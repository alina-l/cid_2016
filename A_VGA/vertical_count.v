==> flow/design.v <==
`timescale 1ns / 1ps
module vertical_count #(parameter SYNC_PULSE   = 11'd6,
											 WHOLE_FRAME  = 11'd806,
											 FRONT_PORCH  = 11'd3,
											 BACK_PORCH   = 11'd29,
											 VISIBLE_AREA = 11'd768
	)(
	input 		slow_clock,
	input enable,
	output [10:0] out_vertical_counter,
	output reg enable_display_vertically,
	output reg vsync
    );
	 reg [10 : 0] vertical_counter = 0;
	always @ (posedge enable) begin
			if (vertical_counter < SYNC_PULSE) 
				vsync <= 0;
			else 
				vsync <= 1;
			if (vertical_counter == WHOLE_FRAME)
				vertical_counter <= 0;
			else
				vertical_counter <= vertical_counter + 1;
			if ((vertical_counter < SYNC_PULSE + FRONT_PORCH) || (vertical_counter > VISIBLE_AREA + FRONT_PORCH + SYNC_PULSE))
				enable_display_vertically <= 0;
			else
				enable_display_vertically <= 1;
	end
	assign out_vertical_counter= vertical_counter;
endmodule
Tool chain data of vertical_count. The steps from the RTL of vertical_count to its reports follow in flow order. Lines are those of the file above, counted from 1. Operators: Yosys type, input widths -> output width; for muxes data width and select width s. Library cell names are shortened. A cell with -- has no value.

Design top: vertical_count. Clock port: enable. Library: sky130hd. Library corner: tt_025C_1v80.

Word level. Counts by Yosys on the flattened word-level netlist (proc, flatten, opt, wreduce; memories kept). Register bits leave out memories and registers merged into their read ports (data or address); mux counts leave out enables and synchronous resets folded into registers. Print and check cells are left out. Cells with the same type and inputs are merged into one.

The figure for add/sub/neg operators is 1. The figure for $lt $le $gt $ge is 3. Under equal/unequal tests stands 1. The entry for multiplexer cells reads 2. For reductions and logical operators the number is 1.

Operators with widths (count): $add 11x1->11 const B (1); $gt 11x10->1 const B (1); $eq 11x10->1 const B (1); $lt 11x3->1 const B (1); $lt 11x4->1 const B (1); $mux 1 (2); $logic_or 1x1->1 (1).

The figure for flip-flop bits (word level) is 13. The figure for input bits is 2. Under output and inout port bits stands 13. For elaborated cells the number is 11.

Logic depth. Depth = most cells in a row (Yosys ltp): at word level without a register or memory, in the mapped netlist without a sequential cell, where the memories' decode and read muxes count.

For depth in word-level cells the number is 3. ABC_AREA: 0. The entry for gate-level depth with buffers reads 5. The figure for gate-level depth less buffers is 5.

Mapped cells and area. Yosys stat after the flow's synthesis: flattened, memories mapped to cells. It holds for the ABC_AREA given above (unset counts as 0); a run with the other value may have another netlist.

Cell types: dfxtp_1 (count 13, area in all 260.25 µm²); ha_1 (count 3, area in all 37.536 µm²); xnor2_1 (count 4, area in all 35.034 µm²); nor2_1 (count 7, area in all 26.275 µm²); nor4_4 (count 1, area in all 21.27 µm²); nand3_2 (count 2, area in all 20.019 µm²); inv_1 (count 5, area in all 18.768 µm²); nand2_1 (count 5, area in all 18.768 µm²); xor2_1 (count 2, area in all 17.517 µm²); a21oi_1 (count 3, area in all 15.014 µm²); nand3_1 (count 3, area in all 15.014 µm²); o31ai_1 (count 2, area in all 15.014 µm²); nor4_1 (count 2, area in all 12.512 µm²); or3_1 (count 2, area in all 12.512 µm²); buf_6 (count 1, area in all 11.261 µm²); or3_4 (count 1, area in all 11.261 µm²); nor3_1 (count 2, area in all 10.01 µm²); o21ai_0 (count 2, area in all 10.01 µm²).

Not listed: further types 6, cells in them 6.

For standard cells after synthesis the number is 66. Under synthesis area stands 614.3 µm². For area of sequential cells the number is 260.2 µm². The figure for flip-flop cells is 13. For buffers the number is 1.

Path before layout. OpenSTA on the mapped netlist: ideal clock, no wires. The path of least setup slack (recovery checks aside). Input and output delay are each 20% of the period. Register names are those of the netlist, which keeps one name where synthesis merged equal registers.

Path kind: register -> register. Start: reg vertical_counter[6]. End: reg vertical_counter[2]. The figure for period is 1820 ps. The figure for setup time is 130 ps. For time at the first pin the number is 0 ps. For arrival the number is 1239 ps. For required time the number is 1690 ps. The figure for slack is 451 ps. Delay of the path: 1369 ps. Driving pins on the path: 4. Buffers on the path: 0. The figure for period reached after synthesis is 1369 ps.

"delay of the path" = arrival - input delay + setup time. "driving pins on the path" counts driving pins, that of a launching flip-flop among them; a cell with two outputs on the path counts twice. "period reached after synthesis" is the clock period less the worst setup slack; recovery checks do not enter. This is arithmetic on one report: input and output delays are still those of the set period (20% each). Between the ends stands the longest chain of elaborated cells between them, by number of cells; it is not shown to be the way that was timed. Of several equally long chains one is given. Each line given opens the expression or statement behind the cell; cells for indexed reads and writes are added by Yosys, which also makes memories of some case tables.

Cells stage by stage: dfxtp_1 -> or3_4 -> nor4_4 -> nor2_1. The figure for cells in the longest elaborated chain is 1. Under elaborated cells on any way between the ends stands 1. The entry for source lines of those cells reads 1. Those cells by class: eq/ne: 1.

Ends and longest elaborated chain, after synthesis: start, declared (RTL line 14) `reg [10 : 0] vertical_counter = 0;`; start, assigned (RTL line 21) `vertical_counter <= 0;`; start, assigned (RTL line 23) `vertical_counter <= vertical_counter + 1;`; $eq 11x10->1 (RTL line 20) `if (vertical_counter == WHOLE_FRAME)`; end, assigned (RTL line 21); end, assigned (RTL line 23); end, declared (RTL line 14).

Worst path after layout. From the final timing report of run B: the path of least setup slack in the routed layout; clock arrival at registers is part of the times. The path's times are printed in steps of 10 ps; the period is the one set.

Path kind: register -> output. Start: reg vertical_counter[4]. End: out out_vertical_counter[4]. The figure for period is 1690 ps. The figure for output delay is 340 ps. For time at the first pin the number is 280 ps. For arrival the number is 1330 ps. For required time the number is 1350 ps. The figure for slack is 30 ps. Driving pins on the path: 2. Buffers on the path: 1.

Cells stage by stage: dfxtp_1 -> clkdlybuf4s50_1. The figure for cells in the longest elaborated chain is 0. Under elaborated cells on any way between the ends stands 0. The entry for source lines of those cells reads 0.

Ends and longest elaborated chain, post-layout: start, declared (RTL line 14) `reg [10 : 0] vertical_counter = 0;`; start, assigned (RTL line 21) `vertical_counter <= 0;`; start, assigned (RTL line 23) `vertical_counter <= vertical_counter + 1;`; end, declared (RTL line 10) `output [10:0] out_vertical_counter,`.

FLOW RESULTS
============

Stored flow runs of vertical_count (2 of them; Yosys, OpenROAD, sky130hd). They differ in their settings and are not a sequence. Constraints: input delay and output delay 20% of the set period each, output load 0.01 pF. "clock period reached" = clock period - worst setup slack. The figure is calculated, with input and output delays left at 20% of the set period. "worst setup path time" = time allowed to the worst setup path (clock period - input delay - output delay, where it has them) - its slack; a late launch clock adds to it, a late capture clock takes from it. "total power of the final layout" rests on the timing tool's default activity at the inputs, not on a simulated workload. "worst setup path time" is known to 10 ps.

Run A has these settings: period_ns 1.41; CORE_UTILIZATION 68; CORE_ASPECT_RATIO 0.82; CORE_MARGIN 8; CELL_PAD_IN_SITES_GLOBAL_PLACEMENT 0; TNS_END_PERCENT 75; GPL_TIMING_DRIVEN 1; CAP_MARGIN 15; MAX_ROUTING_LAYER met4; SLEW_MARGIN 20. Outcome: no final report: floorplanning broke off with PDN-0185.

Run B has these settings: period_ns 1.69; CORE_UTILIZATION 19; SETUP_SLACK_MARGIN -0.07; TNS_END_PERCENT 15; GPL_ROUTABILITY_DRIVEN 0; CTS_CLUSTER_SIZE 33; CAP_MARGIN 20; CORE_MARGIN 2; SLEW_MARGIN 20. The worst slack on setup checks stands at 26 ps. The standard-cell area after routing stands at 842.1 µm². The area of the die stands at 3703.9 µm². The measured total power of the final layout is 502.5 µW. For the utilization of the finished layout the run shows 27.6%. The clock period reached stands at 1664 ps. For the cell area after synthesis the run shows 614.3 µm². The worst setup path time stands at 1330 ps. Worst setup path kind: register -> output.
