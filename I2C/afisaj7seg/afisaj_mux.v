==> flow/design.v <==
`timescale 1ns / 1ps
module digit_multiplexer (
				input reset,
				input clock,
				input[7:0] sw,
				output[7:0] out_seg,
				output[3:0] out_sel
			           );
afisaj7s seg1(
		.cifra0(sw[1:0]),
		.cifra1(sw[3:2]),
		.cifra2(sw[5:4]),
		.cifra3(sw[7:6]),
		.reset(reset),
		.clock(clock),
		.out_sel(out_sel),
		.out_seg(out_seg)
		);
endmodule  
module afisaj7s(
		input reset,
		input clock,
		input[3:0] cifra0,
		input[3:0] cifra1,
		input[3:0] cifra2,
		input[3:0] cifra3,
		output[3:0] out_sel,
		output[7:0] out_seg
);
		wire[1:0] w_out_counter;
		wire[3:0] w_out_mux;
counter counter0 (
		        .reset (reset),
		        .clock (clock),
		        .out (w_out_counter)
		       );
decoder decoder1 (
		          .in (w_out_counter),
		          .out (out_sel)
		         );
mux mux0 (
	         .select (w_out_counter),
	         .in0 (cifra0),
	         .in1 (cifra1),
	         .in2 (cifra2),
	         .in3 (cifra3),
	         .out (w_out_mux)
	        );
transcodor transcodor0 (
			        .in (w_out_mux),
			        .out_seg (out_seg)
			       );
endmodule  
module counter (
		       input reset,
		       input clock,
		       output wire[1:0] out
		      );
		       reg[18:0] count;
always @ (posedge clock or posedge reset) 
	begin
     		if (reset) 
			begin
        				count <= 0;   
     			end else 
			begin
        				count <= count + 1;
     			end
	end
assign out = count[18:17];
endmodule  
module mux (
		 input[1:0] select,
		 input[3:0] in0,
		 input[3:0] in1,
		 input[3:0] in2,
		 input[3:0] in3,
	 	 output reg[3:0] out
		);
always @ (*) 
	begin 
		case (select)
			2'b00: out <= in0;
			2'b01: out <= in1;		
			2'b10: out <= in2;		
			2'b11: out <= in3;				
		endcase	
	end
endmodule  
module decoder (
		       input[1:0] in,
               	       output[3:0] out
		      );
assign out = ~(1 << in);
 endmodule  
module transcodor (
			input[3:0] in,
			output reg[7:0] out_seg
			); 
always @ (*) 
	begin
		case (in) 
			4'h0 : out_seg = 8'b00000011;
			4'h1 : out_seg = 8'b10011111;
			4'h2 : out_seg = 8'b00100101;
			4'h3 : out_seg = 8'b00001101;
			4'h4 : out_seg = 8'b10011001;
			4'h5 : out_seg = 8'b01001001;
			4'h6 : out_seg = 8'b01000001;
			4'h7 : out_seg = 8'b00011111;
			4'h8 : out_seg = 8'b00000001;
			4'h9 : out_seg = 8'b00001001;	
			4'hA : out_seg = 8'b00010001;
			4'hB : out_seg = 8'b11000001;
			4'hC : out_seg = 8'b01100011;
			4'hD : out_seg = 8'b10000011;
			4'hE : out_seg = 8'b01100001;
			4'hF : out_seg = 8'b01110001;
		endcase
	end	
endmodule  
Tool chain data of digit_multiplexer --
Tool output for the design above, in the order of the flow. Line numbers count from 1 in the design file above. Not given: n/a
Design: top module digit_multiplexer, clock clock, standard-cell library sky130hd, timing corner tt_025C_1v80

Word level --
Yosys after proc, flatten, opt, wreduce and memory -nomap, before mapping. Enables and synchronous resets that opt folds into registers are not counted as muxes. Memory bits, and registers merged into a memory's read port (data or address), are not among the register bits. Print and check cells are not counted. Equal cells are merged and count once. Yosys's memory passes give these memory sizes; they may raise the number of words (mostly to a power of two), join words into wider ones and drop unused or constant bits.
Storage and ports: flip-flop bits (word level) 19, ROM bits 112, memories kept 1, input bits 10, output and inout port bits 12, cells after elaboration 10
Operators by class: add/sub/neg operators 1, eq/ne operators 3, shift-type cells 1, multiplexer cells 1, bitwise logic cells 1, reduce/logical cells 1
Memories:
- (no name shown) | depth 16, bits a word 7, rd ports 1, write ports 0, line 102 | case (in)
Operators with widths (count):
- 19-bit by 1-bit adder with 19-bit output with constant B | 1
- 4-bit case mux with 4-bit select | 1
- 2-bit == test with constant B | 2
- 2-bit by 2-bit << shifter with 4-bit output with constant A | 1
- 4-bit inverter | 1
- 2-bit by 1-bit == test with 1-bit output with constant B | 1
- 2-bit zero test | 1

Logic depth --
Longest topological path by Yosys (ltp), each cell counted once; first at word level (registers and memories cut), then after technology mapping (sequential cells cut; the memories' decode and read muxes count).
Logic depth: word-level depth 2, ABC_AREA 0, mapped depth 5, mapped depth without buffers 5

Netlist --
The flow's flattened synthesis, as Yosys stat reports it; memories are mapped. The netlist is that of the ABC_AREA named above (0 if unset); the other value can give another one.
Cells by type:
- sky130_fd_sc_hd__dfrtp_1 | count 19, total area 475.456 um^2
- sky130_fd_sc_hd__xnor2_1 | count 10, total area 87.584 um^2
- sky130_fd_sc_hd__xor2_1 | count 7, total area 61.309 um^2
- sky130_fd_sc_hd__mux4_2 | count 2, total area 45.043 um^2
- sky130_fd_sc_hd__nand3_1 | count 7, total area 35.034 um^2
- sky130_fd_sc_hd__nand4_1 | count 4, total area 25.024 um^2
- sky130_fd_sc_hd__buf_4 | count 3, total area 22.522 um^2
- sky130_fd_sc_hd__nor4_4 | count 1, total area 21.27 um^2
- sky130_fd_sc_hd__nand2_1 | count 5, total area 18.768 um^2
- sky130_fd_sc_hd__nor2_1 | count 5, total area 18.768 um^2
- sky130_fd_sc_hd__inv_1 | count 4, total area 15.014 um^2
- sky130_fd_sc_hd__nor4b_2 | count 1, total area 15.014 um^2
- sky130_fd_sc_hd__ha_1 | count 1, total area 12.512 um^2
- sky130_fd_sc_hd__nand2b_1 | count 2, total area 12.512 um^2
- sky130_fd_sc_hd__buf_6 | count 1, total area 11.261 um^2
- sky130_fd_sc_hd__nand3_2 | count 1, total area 10.01 um^2
- sky130_fd_sc_hd__nor3_1 | count 2, total area 10.01 um^2
- sky130_fd_sc_hd__and4_1 | count 1, total area 8.758 um^2
Other cell types: 6; their cells: 7.
Synthesis totals: mapped cells 83, mapped area 945.9 um^2, sequential part of the area 475.5 um^2, mapped flip-flops 19, buffer cells 4
By module: a second synthesis without flattening, with its own total; a netlist apart from the flattened one above.
Unflattened totals: cell total of the unflattened synthesis 111, area (unflattened synthesis) 1236.2 um^2
Rows give one instance, submodules left out.
Modules:
- counter | instances 1, cells 69, area 843.3 um^2, seq. area 475.5 um^2
- transcodor | instances 1, cells 33, area 261.5 um^2, seq. area 0.0 um^2
- mux | instances 1, cells 4, area 105.1 um^2, seq. area 0.0 um^2
- decoder | instances 1, cells 4, area 22.5 um^2, seq. area 0.0 um^2
- digit_multiplexer | instances 1, cells 1, area 3.8 um^2, seq. area 0.0 um^2
- afisaj7s | instances 1, cells 0, area 0.0 um^2, seq. area 0.0 um^2

Timing after synthesis --
Source: OpenSTA report_checks on the synthesized netlist (no wires, ideal clock, input and output delay 20% of the period each), path of least setup slack; recovery checks are left aside. Register names are those of the netlist, which keeps one name where synthesis merged equal registers.
Timing post-synthesis: kind input-to-output, from in sw[7], to out out_seg[7], clock period 2630 ps, input delay 526 ps, external output delay 526 ps, time at the first pin 526 ps, arrival 1403 ps, required time 2104 ps, setup slack 701 ps, delay of the path 877 ps, driving pins on the path 3, path buffers 1, synthesis period reached 1929 ps
"delay of the path" = arrival - input delay + setup time. A path that ends at an output port has no setup time. "driving pins on the path": output pins that drive a net of the path, with the launching flip-flop's if there is one; two outputs of one cell count as two. "synthesis period reached" is the clock period less the worst setup slack; recovery checks do not enter. This is arithmetic on one report: input and output delays are still those of the set period (20% each). The rows between start and end are the longest chain of elaborated cells between them; the timing report does not say that the signal goes this way. Where chains are equally long, one stands for them. A line is the first line of the expression or statement that the cell stems from. Yosys adds cells for indexed reads and writes and turns some case tables into memories. A memory read counts as a cell of the chain, while the word-level depth stops at memories.
Between the ends, post-synthesis: cell sequence sky130_fd_sc_hd__mux4_2 sky130_fd_sc_hd__nor2b_1 sky130_fd_sc_hd__buf_4, cells in the longest elaborated chain 2, elaborated cells on any way between the ends 2, source lines of those cells 2, classes of those cells 1 x mux; 1 x memory
Ends and longest elaborated chain, post-synthesis:
- from (decl) | line 5 | input[7:0] sw,
- 4-bit case mux with 4-bit select | line 82 | case (select)
- memory read 16 x 7 bit | line 102 | case (in)
- to (decl) | line 6 | output[7:0] out_seg,
Some nets on the timed path still bear RTL names; the line given drives or declares the net.
Named nets, post-synthesis (line):
- out_seg[4] | 102

Path in the finished layout --
From the final timing report of flow run 1: the path of least setup slack in the routed layout; clock arrival at registers is part of the times. The report prints the path's times to 10 ps; the period is as set.
Timing after layout: kind reg-to-output, from reg seg1.counter0.count[17], to out out_seg[2], clock period 1770 ps, external output delay 350 ps, time at the first pin 290 ps, arrival 1730 ps, required time 1420 ps, setup slack -310 ps, driving pins on the path 5, path buffers 2
The rows between start and end are the longest chain of elaborated cells between them; the timing report does not say that the signal goes this way. Where chains are equally long, one stands for them. A memory read counts as a cell of the chain, while the word-level depth stops at memories.
Between the ends, after layout: cell sequence sky130_fd_sc_hd__dfrtp_2 sky130_fd_sc_hd__buf_6 sky130_fd_sc_hd__mux4_2 sky130_fd_sc_hd__or2_1 sky130_fd_sc_hd__buf_2, cells in the longest elaborated chain 3, elaborated cells on any way between the ends 6, source lines of those cells 2, classes of those cells 3 x eq/ne; 1 x mux; 1 x reduce/logical; 1 x memory
Ends and longest elaborated chain, after layout:
- from (decl) | line 59 | reg[18:0] count;
- from (assign) | line 64 | count <= 0;
- from (assign) | line 67 | count <= count + 1;
- 2-bit == test | line 82 | case (select)
- 4-bit case mux with 4-bit select | line 82
- memory read 16 x 7 bit | line 102 | case (in)
- to (decl) | line 6 | output[7:0] out_seg,

==> results <==
Settings and measured results of 2 stored flow runs for module digit_multiplexer (sky130hd), not sorted in any way. The constraints put input and output delay at 20% of the set period each and load the outputs with 0.01 pF.
"period achieved" = clock period - worst setup slack. The figure is calculated, with input and output delays left at 20% of the set period.
"critical setup path time" = time allowed to the worst setup path (clock period - input delay - output delay, where it has them) - its slack; a late launch clock adds to it, a late capture clock takes from it.
"total power after layout" is the tool's figure for a default switching activity; nothing was simulated.
"critical setup path time" is given in steps of 10 ps.

* Flow run 1 | settings: period_ns 1.77; SETUP_SLACK_MARGIN 0.37; CAP_MARGIN 20; CORE_MARGIN 2; CORE_UTILIZATION 40; SLEW_MARGIN 20 | results: worst slack on setup checks -309 ps; total power after layout 0.7161 mW; post-route setup TNS -1411 ps; synthesis area 945.9 um^2; post-layout utilization 63.5%; die area 2769.9 um^2; period achieved 2079 ps; standard-cell area after routing 1417.6 um^2; critical setup path time 1730 ps; worst setup path kind reg-to-output
* Flow run 2 | settings: period_ns 1.83; CORE_UTILIZATION 25; SETUP_SLACK_MARGIN 0.51; PLACE_DENSITY_LB_ADDON 0.19; TNS_END_PERCENT 100; GPL_TIMING_DRIVEN 1; CTS_CLUSTER_DIAMETER 384; MIN_ROUTING_LAYER met2; CAP_MARGIN 20; CORE_MARGIN 2; SLEW_MARGIN 20 | results: worst slack on setup checks -103 ps; total power after layout 0.7617 mW; post-route setup TNS -409 ps; synthesis area 945.9 um^2; post-layout utilization 38.5%; die area 4291.6 um^2; period achieved 1933 ps; standard-cell area after routing 1408.8 um^2; critical setup path time 1570 ps; worst setup path kind reg-to-output
